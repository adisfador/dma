==> flow/design.v <==
module DMA_Project(firstempty,D_address,grant,D_IOWrite1,D_IOWrite2,D_memwrite,D_IOAck1,D_IOAck2,DMA_instruction,clock,IOIP1,IOIP2,busybus,next_source,next_destination);  
input [25:0] DMA_instruction ;
wire[1:0] op,type; 
wire [5:0] count;
output reg [7:0]D_address;
input clock,IOIP1,IOIP2,grant; 
wire clk,gnt;
wire[31:0] data; 
output reg D_IOWrite1,D_IOWrite2,D_memwrite,D_IOAck1,D_IOAck2,busybus; 
input [7:0] next_source,next_destination,firstempty;
reg [7:0] source,destination,IPaddress;
reg [5:0]up_count;
assign op = DMA_instruction [25:24];
assign clk = clock;
assign type = DMA_instruction [23:22];
assign count = DMA_instruction [5:0];
always@( posedge clk)
begin
source = next_source;
destination = next_destination;
IPaddress = firstempty;
end
always @ ( posedge clk)   
begin
if (grant==1)
begin
if (op == 2'b01 && type ==2'b01 )  
begin
if (destination <= 223 && destination >= 192)  
begin
D_IOWrite1 = 1;
D_IOWrite2= 1'b0;
D_memwrite = 0;
busybus=1;
D_IOAck1 =0;
D_IOAck2 =0;
D_address = source;
#5
D_address = destination;
#4
D_address = 8'bx; 
end
else if (destination <= 255 && destination >= 224)  
begin
D_IOWrite1 = 1'b0;
D_IOWrite2 = 1;
D_memwrite = 0;
busybus=1;
D_IOAck1 =0;
D_IOAck2 =0;
D_address = source;
#5
D_address = destination;
#4
D_address = 8'bx; 
end
end
else if (op == 2'b00 && type ==2'b01 )  
begin
if (source <= 223 && source >= 192)  
begin
D_IOWrite1 = 0;
D_IOWrite2 = 1'b0;
D_memwrite = 1;       
busybus=1;
D_IOAck1 =0;
D_IOAck2=0;
D_address = source;
#5
D_address = destination;
#4
D_address = 8'bz; 
end
else if (source <= 255 && source >= 224)  
begin
D_IOWrite1 = 1'b0;
D_IOWrite2 = 0;
D_memwrite = 1;
busybus=1;
D_IOAck1 =0;
D_IOAck2 =0;
D_address = source;
#5
D_address = destination;
#4
D_address = 8'bx; 
end
end
else if (( (op == 2'b01 && type == 2'b10)) )  
begin    
D_IOWrite1 = 1'b1;
D_IOWrite2 = 1'b0;
D_memwrite = 0;    
busybus=1;
D_IOAck1 =0;
D_IOAck2 =0;
D_address = source;
#2
D_address = 223;
#2
D_IOWrite1 = 1'b0;
D_memwrite = 1;   
#3
D_address = destination;
#2
D_address = 8'bx; 
end
else 
begin
if ((IOIP1==1) &&(IOIP2==1) )   
begin
D_IOWrite1 = 0;
D_IOWrite2 = 1'b0;
busybus=1;
D_IOAck1 =1;
D_IOAck2 =0;
D_memwrite = 1'b0;
D_address=8'bx;
#5
D_memwrite = 1;
D_address=IPaddress;
#4
D_address = 8'bx; 
end
else if ((IOIP1==1) &&(IOIP2!=1) )   
begin
D_IOWrite1 = 0;
D_IOWrite2 = 1'b0;
busybus=1;
D_IOAck1 =1;
D_IOAck2 =0;
D_memwrite = 1'b0;
D_address=8'bx;
#5
D_memwrite = 1;
D_address=IPaddress;
#4
D_address = 8'bx; 
end
else if ((IOIP1!=1) &&(IOIP2==1) )   
begin
D_IOWrite1 = 1'b0;
D_IOWrite2 = 0;
busybus=1;
D_IOAck1 =0;
D_IOAck2 =1;
D_memwrite = 1'b0;
D_address=8'bx;
#5
D_memwrite = 1;
D_address=IPaddress;
#4
D_address = 8'bx; 
end
else
begin
D_IOWrite1 = 1'b0;
D_IOWrite2 = 1'b0;
D_memwrite = 1'b0;
busybus=0;
D_IOAck1 =0;
D_IOAck2 =0;
D_address=IPaddress;
#5
D_address = 8'bz; 
end
end
end
else
busybus=0; 
end
endmodule
Tool chain data of DMA_Project

What the tools print for DMA_Project, step after step.
Lines are those of the file above, counted from 1.
Not given: n/a

Design top: DMA_Project
Clock: clock
Cell library: sky130hd
Corner: tt_025C_1v80

Elaborated design

Counts by Yosys on the flattened word-level netlist (proc, flatten, opt, wreduce; memories kept). Register bits leave out memories and registers merged into their read ports (data or address). Print and check cells are left out. Cells with the same type and inputs are merged into one.

Output and inout bits: 14
Bits of input ports: 54
Bits in registers: 30
Cells after elaboration: 74

Equality and inequality tests: 5
Reductions and logical operators: 13
Multiplexer cells: 37
Bitwise logic cells: 2
Order comparisons: 8

Operators with widths:

| operator                                                                 | count |
| 8-bit 2-to-1 mux                                                         | 7 |
| 8-bit >= comparator (second input constant)                              | 4 |
| 8-bit <= comparator (second input constant)                              | 4 |
| 1-bit 2-to-1 mux                                                         | 30 |
| 1-bit logical AND                                                        | 10 |
| 2-bit by 1-bit equality test with 1-bit output (second input constant)   | 2 |
| 4-bit by 2-bit inequality test with 1-bit output (second input constant) | 1 |
| 3-bit by 1-bit inequality test with 1-bit output (second input constant) | 1 |
| 3-bit AND reduction                                                      | 1 |
| 1-bit inverter                                                           | 2 |
| 2-bit equality test (second input constant)                              | 1 |
| 2-bit logical NOT                                                        | 1 |
| 2-bit AND reduction                                                      | 1 |

Logic depth

Yosys ltp: most cells in a row. Word level: on the elaborated netlist, between registers, memories and ports. Mapped: between sequential cells and ports; inverters and the memories' decode and read muxes count.

Depth after elaboration: 8
ABC_AREA: 0
Mapped depth: 3
Mapped depth without buffers: 3

After synthesis

Source: synth_stat.txt of the flow (Yosys; design flattened, memories mapped). It holds for the ABC_AREA given above (unset counts as 0); a run with the other value may have another netlist.

Chip area (Yosys): 0.0004692 sq mm
Flip-flop cells: 11
Buffers: 8
Cell count: 40
Area of sequential cells: 0.0002703 sq mm

Cells by type:

| type                      | count | total area (sq um) |
| sky130_fd_sc_hd__edfxtp_1 | 5     | 150.144 |
| sky130_fd_sc_hd__dfxtp_1  | 6     | 120.115 |
| sky130_fd_sc_hd__buf_4    | 8     | 60.058 |
| sky130_fd_sc_hd__nand3b_1 | 2     | 15.014 |
| sky130_fd_sc_hd__nor3b_2  | 1     | 12.512 |
| sky130_fd_sc_hd__nor2_1   | 3     | 11.261 |
| sky130_fd_sc_hd__nor3_2   | 1     | 10.01 |
| sky130_fd_sc_hd__o311a_1  | 1     | 10.01 |
| sky130_fd_sc_hd__a21oi_2  | 1     | 8.758 |
| sky130_fd_sc_hd__nand2b_2 | 1     | 8.758 |
| sky130_fd_sc_hd__nand4b_1 | 1     | 8.758 |
| sky130_fd_sc_hd__nand2_1  | 2     | 7.507 |
| sky130_fd_sc_hd__nor3b_1  | 1     | 7.507 |
| sky130_fd_sc_hd__o21a_1   | 1     | 7.507 |
| sky130_fd_sc_hd__a31oi_1  | 1     | 6.256 |
| sky130_fd_sc_hd__nor2b_1  | 1     | 6.256 |
| sky130_fd_sc_hd__o22ai_1  | 1     | 6.256 |
| sky130_fd_sc_hd__nand3_1  | 1     | 5.005 |

Other cell types: 2; their cells: 2.

Path before layout

Source: OpenSTA report_checks on the synthesized netlist (no wires, ideal clock, input and output delay 20% of the period each), path of least setup slack; recovery checks are left aside. Register names are those of the netlist, which keeps one name where synthesis merged equal registers.

Path kind: reg-to-reg
Start point: register source[7]
End point: register D_IOAck1
Setup slack: -0.075 ns
Period: 1.04 ns
Stages: 3
Path buffers: 0
Delay of the path: 1.115 ns
Setup time: 0.360 ns
Required time: 0.680 ns
Launch time at the first pin: 0.000 ns
Arrival: 0.755 ns
Synthesis period reached: 1.115 ns

"delay of the path" is the arrival time less input delay plus setup time.
"stages": output pins that drive a net of the path, with the launching flip-flop's if there is one; two outputs of one cell count as two.
"synthesis period reached" is the clock period less the worst setup slack; recovery checks do not enter. This is arithmetic on one report: input and output delays are still those of the set period (20% each).
The rows between start and end are the longest chain of elaborated cells between them; the timing report does not say that the signal goes this way. Where chains are equally long, one stands for them.
Each line given opens the expression or statement behind the cell; cells for indexed reads and writes are added by Yosys, which also makes memories of some case tables.
At most two assigning lines are given for a register; there are more.
Only ways into the end's enable, where the timed path ends, are counted here.

Cell sequence: sky130_fd_sc_hd__dfxtp_1 sky130_fd_sc_hd__nand3b_1 sky130_fd_sc_hd__a31oi_1
Length of the longest elaborated chain: 4
Elaborated cells on any way between the ends: 8
Source lines of those cells: 2
Those cells by class: compare (4); eq/ne (1); reduce/logical (3)

Ends and longest elaborated chain, post-synthesis:

| what                                             | line | source |
| start: declaration                               | 11   | `reg [7:0] source,destination,IPaddress;` |
| start: assignment                                | 19   | `source = next_source;` |
| 8-bit <= comparator                              | 60   | `if (source <= 223 && source >= 192)` |
| 1-bit logical AND                                | 60   |  |
| 4-bit by 2-bit inequality test with 1-bit output | n/a  |  |
| 3-bit AND reduction                              | n/a  |  |
| end: assignment                                  | 49   | `D_IOAck1 =0;` |
| end: assignment                                  | 66   | `D_IOAck1 =0;` |
| end: declaration                                 | 9    | `output reg D_IOWrite1,D_IOWrite2,D_memwrite,D_IOAck1,D_IOAck2,busybus;` |

FLOW RESULTS
============

Below are 2 stored runs of the flow (Yosys, OpenROAD; platform sky130hd) on DMA_Project, each with its settings, unordered. Constraints: input delay and output delay 20% of the set period each, output load 0.01 pF.
Settings: . = not set for that run.

| setting or result                  | run 1 | run 2 |
| period_ns                          | 0.922 | 1.14  |
| CORE_UTILIZATION                   | 50    | 62    |
| SETUP_SLACK_MARGIN                 | -0.05 | .     |
| PLACE_DENSITY_LB_ADDON             | 0.03  | .     |
| CORE_ASPECT_RATIO                  | 0.69  | .     |
| CELL_PAD_IN_SITES_DETAIL_PLACEMENT | 0     | .     |
| TNS_END_PERCENT                    | 85    | 90    |
| GPL_ROUTABILITY_DRIVEN             | 1     | .     |
| CTS_CLUSTER_DIAMETER               | 59    | .     |
| CAP_MARGIN                         | 15    | 20    |
| MIN_ROUTING_LAYER                  | met1  | .     |
| CORE_MARGIN                        | 2     | 8     |
| SLEW_MARGIN                        | 20    | 20    |
| CTS_CLUSTER_SIZE                   | .     | 71    |

Run 1: no results, floorplanning failed with PDN-0185
Run 2: no results, floorplanning failed with PDN-0185
